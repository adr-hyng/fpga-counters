==> flow/design.v <==
module ring_counter (clk, button, reset, LEDS);
parameter default_pulse = 25'b0;
parameter pulse_meter = 25'd2000000;
parameter bits = 4;
parameter is_off = 1'b0;
parameter is_on = 1'b1;
input clk, button, reset;
output [bits - 1:0] LEDS;
reg [bits - 1:0] count;
reg [24:0] counter_pressed, counter_not_pressed;
reg button_state = is_on;
initial begin
    count <= 4'b0;
    counter_pressed <= default_pulse;
    counter_not_pressed <= default_pulse;
end
always @(posedge clk or negedge reset)
begin
    if (!reset)  
    begin
        count <= 4'b0001;
        counter_pressed <= default_pulse;
        counter_not_pressed <= default_pulse;
    end
    else
    begin
        if (!button & !button_state)
            begin
                counter_pressed <= counter_pressed + 1'b1;
            end
        else
        begin
            counter_pressed <= default_pulse;  
        end
        if (counter_pressed == pulse_meter)  
        begin
				count[0] <= count[3];
            count[1] <= count[0];
            count[2] <= count[1];
            count[3] <= count[2];
            counter_pressed <= default_pulse;
            button_state = is_on;
        end
        if (button & button_state)
            begin
                counter_not_pressed <= counter_not_pressed + 1'b1;
            end
        else
        begin
            counter_not_pressed <= default_pulse;
        end
        if (counter_not_pressed == pulse_meter)
        begin
            counter_not_pressed <= default_pulse;
            button_state = is_off;
        end
    end  
end  
assign LEDS[bits - 1:0] = ~count[bits - 1:0];
endmodule
* Reports on ring_counter
The steps from the RTL of ring_counter to its reports follow in flow order.
Line numbers count from 1 in the design file above.
Library cell names are shortened.
A cell with -- has no value.
- Top :: ring_counter
- Clock port :: clk
- Library :: sky130hd
- Corner :: tt_025C_1v80

* Word-level counts
Source: Yosys, flattened and elaborated, memories not mapped. Widths are those after wreduce; folded enables and synchronous resets count as part of the registers. Registers that Yosys merges into a memory's read port (data or address) are not register bits. Print and check cells do not count. Equal cells are merged and count once.
- Flip-flop bits (word level) :: 55
- Bits of input ports :: 3
- Output and inout port bits :: 4
- Word-level cells :: 21
- Add/sub/neg operators :: 2
- Equal/unequal tests :: 2
- Muxes and demuxes :: 5
- Bitwise logic cells :: 3
- Reductions and logical operators :: 2
** Operator list (number)
- 25-bit two-way mux :: 4
- 25-bit by 1-bit adder with 25-bit output with constant B :: 2
- 25-bit by 21-bit == test with 1-bit output with constant B :: 2
- 4-bit NOT :: 1
- 1-bit bitwise AND :: 2
- 1-bit zero test :: 2
- 1-bit two-way mux :: 1

* Depth
Depth = most cells in a row (Yosys ltp): at word level without a register or memory, in the mapped netlist without a sequential cell, where the memories' decode and read muxes count.
- Depth after elaboration :: 5
- ABC_AREA :: 0
- Gate-level depth with buffers :: 8
- Gate-level depth less buffers :: 7

* Netlist
Yosys stat after the flow's synthesis: flattened, memories mapped to cells. It holds for the ABC_AREA given above (unset counts as 0); a run with the other value may have another netlist.
** Cells by type
- dfrtp_1 :: number 53, area in all 1.33E+03 µm²
- xor2_1 :: number 25, area in all 218.96 µm²
- nor2_1 :: number 57, area in all 213.955 µm²
- xnor2_1 :: number 21, area in all 183.926 µm²
- nand3_1 :: number 18, area in all 90.086 µm²
- nand2_1 :: number 21, area in all 78.826 µm²
- nand4_1 :: number 9, area in all 56.304 µm²
- nor4b_1 :: number 6, area in all 52.55 µm²
- ha_1 :: number 4, area in all 50.048 µm²
- inv_1 :: number 12, area in all 45.043 µm²
- nor4_1 :: number 7, area in all 43.792 µm²
- nor3_1 :: number 8, area in all 40.038 µm²
- and3_1 :: number 6, area in all 37.536 µm²
- buf_6 :: number 3, area in all 33.782 µm²
- edfxtp_1 :: number 1, area in all 30.029 µm²
- and4_1 :: number 3, area in all 26.275 µm²
- dfstp_2 :: number 1, area in all 26.275 µm²
- nand4_2 :: number 2, area in all 25.024 µm²
Other cell types: 15; their cells: 21.
- Mapped cells :: 278
- Mapped area :: 2766.4 µm²
- Sequential part of the area :: 1382.6 µm²
- Flip-flops :: 55
- Buffer cells :: 6

* Path before layout
Source: OpenSTA report_checks on the synthesized netlist (no wires, ideal clock, input and output delay 20% of the period each), path of least setup slack; recovery checks are left aside. Register names are those of the netlist, which keeps one name where synthesis merged equal registers.
- Path kind :: reg2reg
- From :: reg counter_pressed[23]
- To :: reg counter_pressed[20]
- Clock period :: 1.69 ns
- Library setup time :: 0.119 ns
- Launch time at the first pin :: 0.000 ns
- Data arrival time :: 1.564 ns
- Required time :: 1.571 ns
- Slack :: 0.007 ns
- Path delay :: 1.683 ns
- Stages :: 7
- Path buffers :: 2
- Synthesis period reached :: 1.683 ns
"path delay" is the arrival time less input delay plus setup time.
"stages": output pins that drive a net of the path, with the launching flip-flop's if there is one; two outputs of one cell count as two.
"synthesis period reached" = period - worst setup slack (recovery checks aside). The figure is calculated, with input and output delays left at 20% of the set period.
Between the ends stands the longest chain of elaborated cells between them, by number of cells; it is not shown to be the way that was timed. Of several equally long chains one is given.
Each line given opens the expression or statement behind the cell; cells for indexed reads and writes are added by Yosys, which also makes memories of some case tables.
A register here has more assigning lines than the two given.
- Cells stage by stage :: dfrtp_1 -> or4_1 -> nor3_2 -> or3_2 -> buf_2 -> buf_4 -> nor2_1
- Length of the longest elaborated chain :: 2
- Elaborated cells between the ends (all ways) :: 2
- Source lines of those cells :: 1
- Those cells by class :: 1 x eq/ne; 1 x mux
** RTL lines, path after synthesis
- start: declaration :: RTL line 10 : reg [24:0] counter_pressed, counter_not_pressed;
- start: assignment :: RTL line 22 : counter_pressed <= default_pulse;
- start: assignment :: RTL line 29 : counter_pressed <= counter_pressed + 1'b1;
- 25-bit by 21-bit == test with 1-bit output :: RTL line 35 : if (counter_pressed == pulse_meter)
- 25-bit two-way mux :: RTL line 35
- end: assignment :: RTL line 29
- end: assignment :: RTL line 33 : counter_pressed <= default_pulse;
- end: declaration :: RTL line 10

* Worst path after layout
From the final timing report of flow run B: the path of least setup slack in the routed layout; clock arrival at registers is part of the times.
- Path kind :: reg2reg
- From :: reg counter_pressed[3]
- To :: reg counter_not_pressed[16]
- Clock period :: 1.85 ns
- Library setup time :: 0.07 ns
- Launch time at the first pin :: 0.30 ns
- Data arrival time :: 2.02 ns
- Required time :: 2.08 ns
- Slack :: 0.06 ns
- Stages :: 6
- Path buffers :: 1
Between the ends stands the longest chain of elaborated cells between them, by number of cells; it is not shown to be the way that was timed. Of several equally long chains one is given.
A register here has more assigning lines than the two given.
- Cells stage by stage :: dfrtp_1 -> or4_4 -> nor3_4 -> buf_6 -> o211ai_4 -> nor2_1
- Length of the longest elaborated chain :: 5
- Elaborated cells between the ends (all ways) :: 5
- Source lines of those cells :: 3
- Those cells by class :: 1 x eq/ne; 3 x mux; 1 x logic
** RTL lines, path post-layout
- start: declaration :: RTL line 10 : reg [24:0] counter_pressed, counter_not_pressed;
- start: assignment :: RTL line 22 : counter_pressed <= default_pulse;
- start: assignment :: RTL line 29 : counter_pressed <= counter_pressed + 1'b1;
- 25-bit by 21-bit == test with 1-bit output :: RTL line 35 : if (counter_pressed == pulse_meter)
- 1-bit two-way mux :: RTL line 35
- 1-bit bitwise AND :: RTL line 44 : if (button & button_state)
- 25-bit two-way mux :: RTL line 44
- 25-bit two-way mux :: RTL line 52 : if (counter_not_pressed == pulse_meter)
- end: assignment :: RTL line 50 : counter_not_pressed <= default_pulse;
- end: assignment :: RTL line 54 : counter_not_pressed <= default_pulse;
- end: declaration :: RTL line 10

Appendix: measured runs

Measured data: module ring_counter, platform sky130hd, 2 stored runs of the flow under differing settings, order arbitrary. Input and output delays are each 20% of the period that was set; the output load is 0.01 pF.
"achieved clock period" is the run's clock period less its worst setup slack. It is reckoned from that one timing run; input and output delays stay at 20% of the period that was set.
"worst path time" = time allowed to the worst setup path (clock period - input delay - output delay, where it has them) - its slack; a late launch clock adds to it, a late capture clock takes from it.
By "total power of the final layout" is meant OpenSTA's value without simulated activity: inputs other than the clock are taken to toggle once in ten clock periods, and the tool carries that through the logic.

* Flow run A
** Files
==> flow/run.sh <==
#!/bin/bash
# the make line also repeats the synthesis and layout settings of config.mk as NAME=value (left out here)
make -C /OpenROAD-flow-scripts/flow DESIGN_CONFIG=/design/flow/config.mk WORK_HOME=/design/flow/orfs CLKGATE_MAP_FILE= finish
==> flow/config.mk <==
export PLATFORM = sky130hd
export DESIGN_NAME = ring_counter
export DESIGN_NICKNAME = ring_counter
export VERILOG_FILES = /design/flow/design.v
export SDC_FILE = /design/flow/constraint.sdc
export NUM_CORES = 4
export LEC_CHECK = 0
export ABC_AREA = 0
export CAP_MARGIN = 20
export CELL_PAD_IN_SITES_DETAIL_PLACEMENT = 2
export CORE_ASPECT_RATIO = 0.77
export CORE_MARGIN = 2
export CORE_UTILIZATION = 49
export CTS_CLUSTER_DIAMETER = 221
export CTS_CLUSTER_SIZE = 44
export GPL_ROUTABILITY_DRIVEN = 0
export SETUP_SLACK_MARGIN = 0.1
export SLEW_MARGIN = 40
==> flow/constraint.sdc <==
create_clock -name core_clock -period 1.58 [get_ports {clk}]
set_input_delay 0.3160 -clock core_clock [delete_from_list [all_inputs] [get_ports {clk}]]
set_output_delay 0.3160 -clock core_clock [all_outputs]
set_load 0.01 [all_outputs]
** Results
No results, placement failed with DPL-0033.

* Flow run B
** Files
==> flow/run.sh <==
#!/bin/bash
# the make line also repeats the synthesis and layout settings of config.mk as NAME=value (left out here)
make -C /OpenROAD-flow-scripts/flow DESIGN_CONFIG=/design/flow/config.mk WORK_HOME=/design/flow/orfs CLKGATE_MAP_FILE= finish
==> flow/config.mk <==
export PLATFORM = sky130hd
export DESIGN_NAME = ring_counter
export DESIGN_NICKNAME = ring_counter
export VERILOG_FILES = /design/flow/design.v
export SDC_FILE = /design/flow/constraint.sdc
export NUM_CORES = 4
export LEC_CHECK = 0
export CAP_MARGIN = 20
export CELL_PAD_IN_SITES_GLOBAL_PLACEMENT = 0
export CORE_MARGIN = 2
export CORE_UTILIZATION = 64
export CTS_CLUSTER_SIZE = 96
export GPL_TIMING_DRIVEN = 1
export PLACE_DENSITY_LB_ADDON = 0.21
export SLEW_MARGIN = 20
==> flow/constraint.sdc <==
create_clock -name core_clock -period 1.85 [get_ports {clk}]
set_input_delay 0.3700 -clock core_clock [delete_from_list [all_inputs] [get_ports {clk}]]
set_output_delay 0.3700 -clock core_clock [all_outputs]
set_load 0.01 [all_outputs]
** Results
- Chip area in the Yosys report :: 2766.4 µm²
- Area of the die :: 4864.4 µm²
- Standard-cell area after routing :: 3198.1 µm²
- Final design utilization :: 78.3 %
- Setup slack of the worst path :: 0.060 ns
- Summed negative setup slack :: 0.000 ns
- Total power of the final layout :: 0.002013 W
- Achieved clock period :: 1.790 ns
- Worst path time :: 1.79 ns
- Worst setup path type :: reg2reg
